==> flow/design.v <==
module uartRX # (parameter clk_freq = 1000000,
parameter baud_rate = 9600)(
    input clk, reset,
    input rx_line, 
    output reg [7:0] data_out,
    output reg data_ready );
    localparam IDLE = 0, START = 1, DATA = 2, STOP = 3;
    reg [7:0] bit_count;
    reg [1:0] state;
    wire baud_tick;
    reg [7:0] shift_reg;
    baud_generator #(.clk_freq(clk_freq), .baud_rate(baud_rate)) 
    baud_gen (.clk(clk), .reset(reset), .baud_tick(baud_tick));
    reg rx_sync, rx_prev; 
    always@(posedge clk) begin
        if( reset) begin
            rx_sync <= 1'b1;
            rx_prev <= 1'b1;
        end
        else begin
            rx_sync <= rx_line;
            rx_prev <= rx_sync;
        end
    end 
    always@(posedge clk) begin
        if(reset) begin
            bit_count <= 0;
            shift_reg <= 0;
            state <= IDLE;
            data_out <= 0;
            data_ready <= 0; end
        else begin 
            case(state)
                IDLE : begin
                     data_ready <= 1'b0;
                     if (rx_prev && !rx_sync) begin
                         state <= START;
                     end
                end
                START : begin
                    if (baud_tick) begin
                        if (!rx_sync) begin 
                            state <= DATA;
                            bit_count <= 0;
                        end
                        else begin
                            state <= IDLE;
                        end
                    end
                end
                DATA : begin
                    if (baud_tick) begin
                        shift_reg <= {rx_sync, shift_reg[7:1]};
                        if (bit_count == 7) begin
                            state <= STOP; 
                        end
                        else begin
                            bit_count <= bit_count + 1;
                        end
                    end
                end
                STOP : begin
                    if (baud_tick) begin
                        if(rx_sync) begin
                            data_out <= shift_reg;
                            data_ready <= 1'b1;
                        end
                            state <= IDLE;
                    end
                end
            endcase
        end
     end
endmodule
module uartTX #(
    parameter clk_freq = 1000000,
    parameter baud_rate = 9600)(
    input clk, reset,
    input send, 
    input [7:0] data_in,
    output reg tx_line,
    output reg busy);
    localparam IDLE = 0, START = 1, DATA = 2, STOP = 3;
    reg [7:0] bit_count;
    reg [1:0] state;
    wire baud_tick;
    reg [7:0] shift_reg;
    baud_generator #( .clk_freq(clk_freq), .baud_rate(baud_rate))
    baud_gen (.clk(clk), .reset(reset), .baud_tick(baud_tick));
    always@(posedge clk) begin
        if (reset) begin
            state <= IDLE;
            shift_reg <= 0;
            bit_count <= 0;
            busy <= 0;
            tx_line <= 1'b1;
        end
        else begin
            case(state) 
                IDLE : begin
                    busy <= 0;
                    tx_line <= 1'b1;
                    if (send) begin
                        shift_reg <= data_in;
                        state <= START;
                        tx_line <= 1'b0; 
                        busy <= 1'b1;
                    end
                end
                START : begin
                    if (baud_tick) begin
                        state <= DATA;
                        bit_count <= 0;
                    end
                end 
                DATA : begin
                    tx_line <= shift_reg[0];
                    if (baud_tick) begin
                        shift_reg <= {1'b0, shift_reg[7:1]};
                        if (bit_count == 7) begin
                            state <= STOP;
                        end
                        else begin
                        bit_count <= bit_count + 1;
                        end
                    end
                end
                STOP : begin
                    tx_line <= 1'b1;
                    if(baud_tick) begin
                        state <= IDLE;
                        busy <= 1'b0;
                    end
                end
            endcase
        end
    end
endmodule
module uart_top # (parameter clk_freq = 1000000,
parameter baud_rate = 9600)(input clk, reset,
    input [7:0] tx_data, 
    input tx_send, 
    output tx_line, 
    output tx_busy,
    input rx_line,
    output [7:0] rx_data,
    output  rx_ready
    );
    uartTX #(.clk_freq(clk_freq), .baud_rate(baud_rate)) tx_unit (.clk(clk), .reset(reset)
    ,.send(tx_send), .data_in(tx_data), .busy(tx_busy), .tx_line(tx_line) );
     uartRX #(.clk_freq(clk_freq), .baud_rate(baud_rate)) rx_unit (.clk(clk), .reset(reset),
     .rx_line(rx_line), .data_out(rx_data), .data_ready(rx_ready));
endmodule
module baud_generator #(
    parameter clk_freq = 1000000,
    parameter baud_rate = 9600)(
    input clk, reset,
    output reg baud_tick);
    localparam COUNTMAX = (clk_freq / baud_rate) - 1;
    reg [15:0] counter;
    always@(posedge clk) begin
        if (reset) begin    
            counter <= 0;
            baud_tick <= 0;
        end
        else if (counter >= COUNTMAX) begin
            counter <= 0;
            baud_tick <= 1;
        end
        else begin 
            counter <= counter + 1;
            baud_tick <= 0;
        end
    end
endmodule
### Reports on uart_top

The steps from the RTL of uart_top to its reports follow in flow order.
Line numbers count from 1 in the design file above.
Operators carry their Yosys type and port widths (W data, S select, Z words).
Library cell names are shortened.
The mark -- stands for no value.

* top: uart_top
* clock port: clk
* standard-cell library: sky130hd
* corner: tt_025C_1v80

### After elaboration

Yosys after proc, flatten, opt, wreduce and memory -nomap, before mapping. Memory bits, and registers merged into a memory's read port (data or address), are not among the register bits. Print and check cells are not counted. Equal cells are merged and count once.

* reductions and logical operators: 23
* mux-type cells: 35
* add/subtract/negate cells: 4
* order comparisons: 2
* eq/ne operators: 22

Operators with widths (count)
* $mux W8: 9
* $pmux W8 S2: 3
* $add A16 B1 Y16 const B: 2
* $ge A16 B7 Y1 const B: 2
* $mux W2: 11
* $ne A2 B2 Y1 const B: 10
* $add A8 B1 Y8 const B: 2
* $eq A8 B3 Y1 const B: 2
* $pmux W2 S4: 2
* $reduce_and A6 Y1: 2
* $reduce_bool A2 Y1: 5
* $reduce_and A3 Y1: 3
* $ne A2 B1 Y1 const B: 4
* $eq A2 B2 Y1 const B: 4
* $reduce_bool A4 Y1: 2
* $mux W1: 7
* $reduce_and A5 Y1: 1
* $eq A2 B1 Y1 const B: 2
* $logic_not A2 Y1: 2
* $reduce_and A2 Y1: 2
* $reduce_or A2 Y1: 2
* $reduce_and A4 Y1: 1
* $pmux W1 S2: 2
* $reduce_bool A3 Y1: 1
* $pmux W1 S3: 1
* $logic_and A1 B1 Y1: 1
* $logic_not A1 Y1: 1

* bits of input ports: 12
* register bits: 83
* elaborated cells: 102
* output and inout port bits: 11

### Depth

Yosys ltp: most cells in a row. Word level: on the elaborated netlist, between registers, memories and ports. Mapped: between sequential cells and ports; inverters and the memories' decode and read muxes count.

* depth in word-level cells: 4
* ABC_AREA: 0
* mapped depth: 6

### Netlist

The flow's flattened synthesis, as Yosys stat reports it; memories are mapped. The netlist is that of the ABC_AREA named above (0 if unset); the other value can give another one.
The area totals of this step are shown rounded.

* mapped flip-flops: 87
* cells in the netlist: 364
* buffers: 17
* chip area (Yosys): 0.003328 mm^2

Cells by type
* dfxtp_1: count 87, total area 1741.67 um^2
* a21oi_1: count 35, total area 175.168 um^2
* nand2_1: count 41, total area 153.898 um^2
* nand3_1: count 26, total area 130.125 um^2
* nor2_1: count 34, total area 127.622 um^2
* mux2i_1: count 10, total area 100.096 um^2
* nand2b_1: count 13, total area 81.328 um^2
* a211oi_1: count 10, total area 75.072 um^2
* xor2_1: count 7, total area 61.309 um^2
* ha_1: count 4, total area 50.048 um^2
* o21ai_0: count 10, total area 50.048 um^2
* clkbuf_1: count 11, total area 41.29 um^2
* and3_1: count 6, total area 37.536 um^2
* or2_2: count 6, total area 37.536 um^2
* xnor2_1: count 4, total area 35.034 um^2
* or3_1: count 5, total area 31.28 um^2
* o32ai_1: count 3, total area 26.275 um^2
* nor3_1: count 4, total area 20.019 um^2

Other cell types: 32; their cells: 48.
By module: a second synthesis without flattening, with its own total; a netlist apart from the flattened one above.

* cell total of the unflattened synthesis: 367
* area total of the unflattened synthesis: 0.003533 mm^2

Each row is one instance without its submodules.

Modules
* uartRX: area 0.001326 mm^2, sequential area 0.0006206 mm^2, instances 1, cells 157
* baud_generator: area 0.0005743 mm^2, sequential area 0.0003403 mm^2, instances 2, cells 46
* uartTX: area 0.001059 mm^2, sequential area 0.0004404 mm^2, instances 1, cells 118
* uart_top: area 0 mm^2, sequential area 0 mm^2, instances 1, cells 0

### Timing after synthesis

OpenSTA on the mapped netlist: ideal clock, no wires. The path of least setup slack (recovery checks aside). Input and output delay are each 20% of the period. Register names are those of the netlist, which keeps one name where synthesis merged equal registers.

* path kind: register to register
* start point: reg tx_unit.bit_count[0]
* end point: reg tx_unit.bit_count[5]
* period: 1600 ps
* delay of the path: 1695 ps
* stages on the path: 6
* library setup time: 122 ps
* path buffers: 0
* arrival: 1573 ps
* path slack: -95 ps
* synthesis period reached: 1695 ps

"delay of the path" is the arrival time less input delay plus setup time.
"stages on the path": output pins that drive a net of the path, with the launching flip-flop's if there is one; two outputs of one cell count as two.
"synthesis period reached" = period - worst setup slack (recovery checks aside). The figure is calculated, with input and output delays left at 20% of the set period.
The rows between start and end are the longest chain of elaborated cells between them; the timing report does not say that the signal goes this way. Where chains are equally long, one stands for them.
A line is the first line of the expression or statement that the cell stems from. Yosys adds cells for indexed reads and writes and turns some case tables into memories.
A register here has more assigning lines than the two given.

* cells stage by stage: dfxtp_1 ha_1 nor4bb_1 a211o_1 or3_1 o21ai_0
* cells in the longest elaborated chain: 4

RTL lines, path after synthesis
* start, declared: line 84 `reg [7:0] bit_count;`
* start, assigned: line 94 `bit_count <= 0;`
* start, assigned: line 124 `bit_count <= bit_count + 1;`
* $add A8 B1 Y8: line 124
* $mux W8: line 120 `if (bit_count == 7) begin`
* $mux W8: line 118 `if (baud_tick) begin`
* $pmux W8 S2: line 99 `case(state)`
* end, assigned: line 94
* end, assigned: line 124
* end, declared: line 84

### Worst path after layout

Path of least setup slack in the final report of record 1 (OpenROAD, finished layout, wires in). Where an end is a register, its clock arrival counts in the times.
The report prints the path's times to 10 ps; the period is as set.

* path kind: register to output
* start point: reg tx_unit.busy
* end point: out tx_busy
* path buffers: 1
* path slack: 160 ps
* arrival: 1260 ps
* stages on the path: 2
* external output delay: 360 ps
* period: 1780 ps

A register here has more assigning lines than the two given.

* cells stage by stage: dfxtp_1 clkdlybuf4s50_1
* cells in the longest elaborated chain: 0

RTL lines, path after layout
* start, declared: line 82 `output reg busy);`
* start, assigned: line 95 `busy <= 0;`
* start, assigned: line 101 `busy <= 0;`
* end, declared: line 144 `output tx_busy,`

Hand-over note for uart_top

Measured results for uart_top: 2 stored runs of the Yosys and OpenROAD flow on sky130hd. The settings differ; the order carries no meaning. The constraints put input and output delay at 20% of the set period each and load the outputs with 0.01 pF.
"period reached" = clock period - worst setup slack. The figure is calculated, with input and output delays left at 20% of the set period.
"critical setup path time" means the part of the period allowed to the worst setup path (the constraints hold back 20% at inputs and 20% at outputs) less its slack; where the path has registers, the arrival times of their clocks count too.
"power consumption" is the tool's figure for a default switching activity; nothing was simulated.
"critical setup path time" is given in steps of 10 ps.
The results are shown rounded.

### Record 1

==> flow/run.sh <==
#!/bin/bash
# the make line also repeats the synthesis and layout settings of config.mk as NAME=value (left out here)
make -C /OpenROAD-flow-scripts/flow DESIGN_CONFIG=/design/flow/config.mk WORK_HOME=/design/flow/orfs CLKGATE_MAP_FILE= finish
==> flow/config.mk <==
export PLATFORM = sky130hd
export DESIGN_NAME = uart_top
export DESIGN_NICKNAME = uart_top
export VERILOG_FILES = /design/flow/design.v
export SDC_FILE = /design/flow/constraint.sdc
export NUM_CORES = 4
export LEC_CHECK = 0
export ABC_AREA = 0
export CAP_MARGIN = 25
export CELL_PAD_IN_SITES_DETAIL_PLACEMENT = 1
export CORE_ASPECT_RATIO = 1.42
export CORE_MARGIN = 2
export CORE_UTILIZATION = 51
export CTS_CLUSTER_DIAMETER = 379
export GPL_ROUTABILITY_DRIVEN = 0
export GPL_TIMING_DRIVEN = 0
export SETUP_SLACK_MARGIN = 0.25
export SLEW_MARGIN = 0
export TNS_END_PERCENT = 10
==> flow/constraint.sdc <==
create_clock -name core_clock -period 1.78 [get_ports {clk}]
set_input_delay 0.3560 -clock core_clock [delete_from_list [all_inputs] [get_ports {clk}]]
set_output_delay 0.3560 -clock core_clock [all_outputs]
set_load 0.01 [all_outputs]

Results of record 1:
- Power consumption: 3,571 µW
- Total die area: 0.007198 mm^2
- Worst hold slack: 459 ps
- Utilization in the final report: 0.639
- Smallest setup slack: 164 ps
- Critical setup path time: 1,260 ps
- Critical path kind: register to output
- Period reached: 1,616 ps
- Post-synthesis cell area: 0.003328 mm^2
- Total negative slack: 0 ps
- Area of the standard cells in the finished layout: 0.004088 mm^2

### Record 2

==> flow/run.sh <==
#!/bin/bash
# the make line also repeats the synthesis and layout settings of config.mk as NAME=value (left out here)
make -C /OpenROAD-flow-scripts/flow DESIGN_CONFIG=/design/flow/config.mk WORK_HOME=/design/flow/orfs CLKGATE_MAP_FILE= finish
==> flow/config.mk <==
export PLATFORM = sky130hd
export DESIGN_NAME = uart_top
export DESIGN_NICKNAME = uart_top
export VERILOG_FILES = /design/flow/design.v
export SDC_FILE = /design/flow/constraint.sdc
export NUM_CORES = 4
export LEC_CHECK = 0
export CAP_MARGIN = 35
export CORE_MARGIN = 2
export CORE_UTILIZATION = 59
export CTS_CLUSTER_SIZE = 77
export GPL_ROUTABILITY_DRIVEN = 1
export GPL_TIMING_DRIVEN = 0
export PLACE_DENSITY_LB_ADDON = 0.2
export SETUP_SLACK_MARGIN = -0.09
export SLEW_MARGIN = 20
export TNS_END_PERCENT = 60
==> flow/constraint.sdc <==
create_clock -name core_clock -period 1.29 [get_ports {clk}]
set_input_delay 0.2580 -clock core_clock [delete_from_list [all_inputs] [get_ports {clk}]]
set_output_delay 0.2580 -clock core_clock [all_outputs]
set_load 0.01 [all_outputs]

Results of record 2:
- Power consumption: 5,520 µW
- Total die area: 0.006258 mm^2
- Worst hold slack: 447 ps
- Utilization in the final report: 0.806
- Smallest setup slack: -266 ps
- Critical setup path time: 1,560 ps
- Critical path kind: register to register
- Period reached: 1,556 ps
- Post-synthesis cell area: 0.003328 mm^2
- Total negative slack: -3,674 ps
- Area of the standard cells in the finished layout: 0.004409 mm^2

End of note.
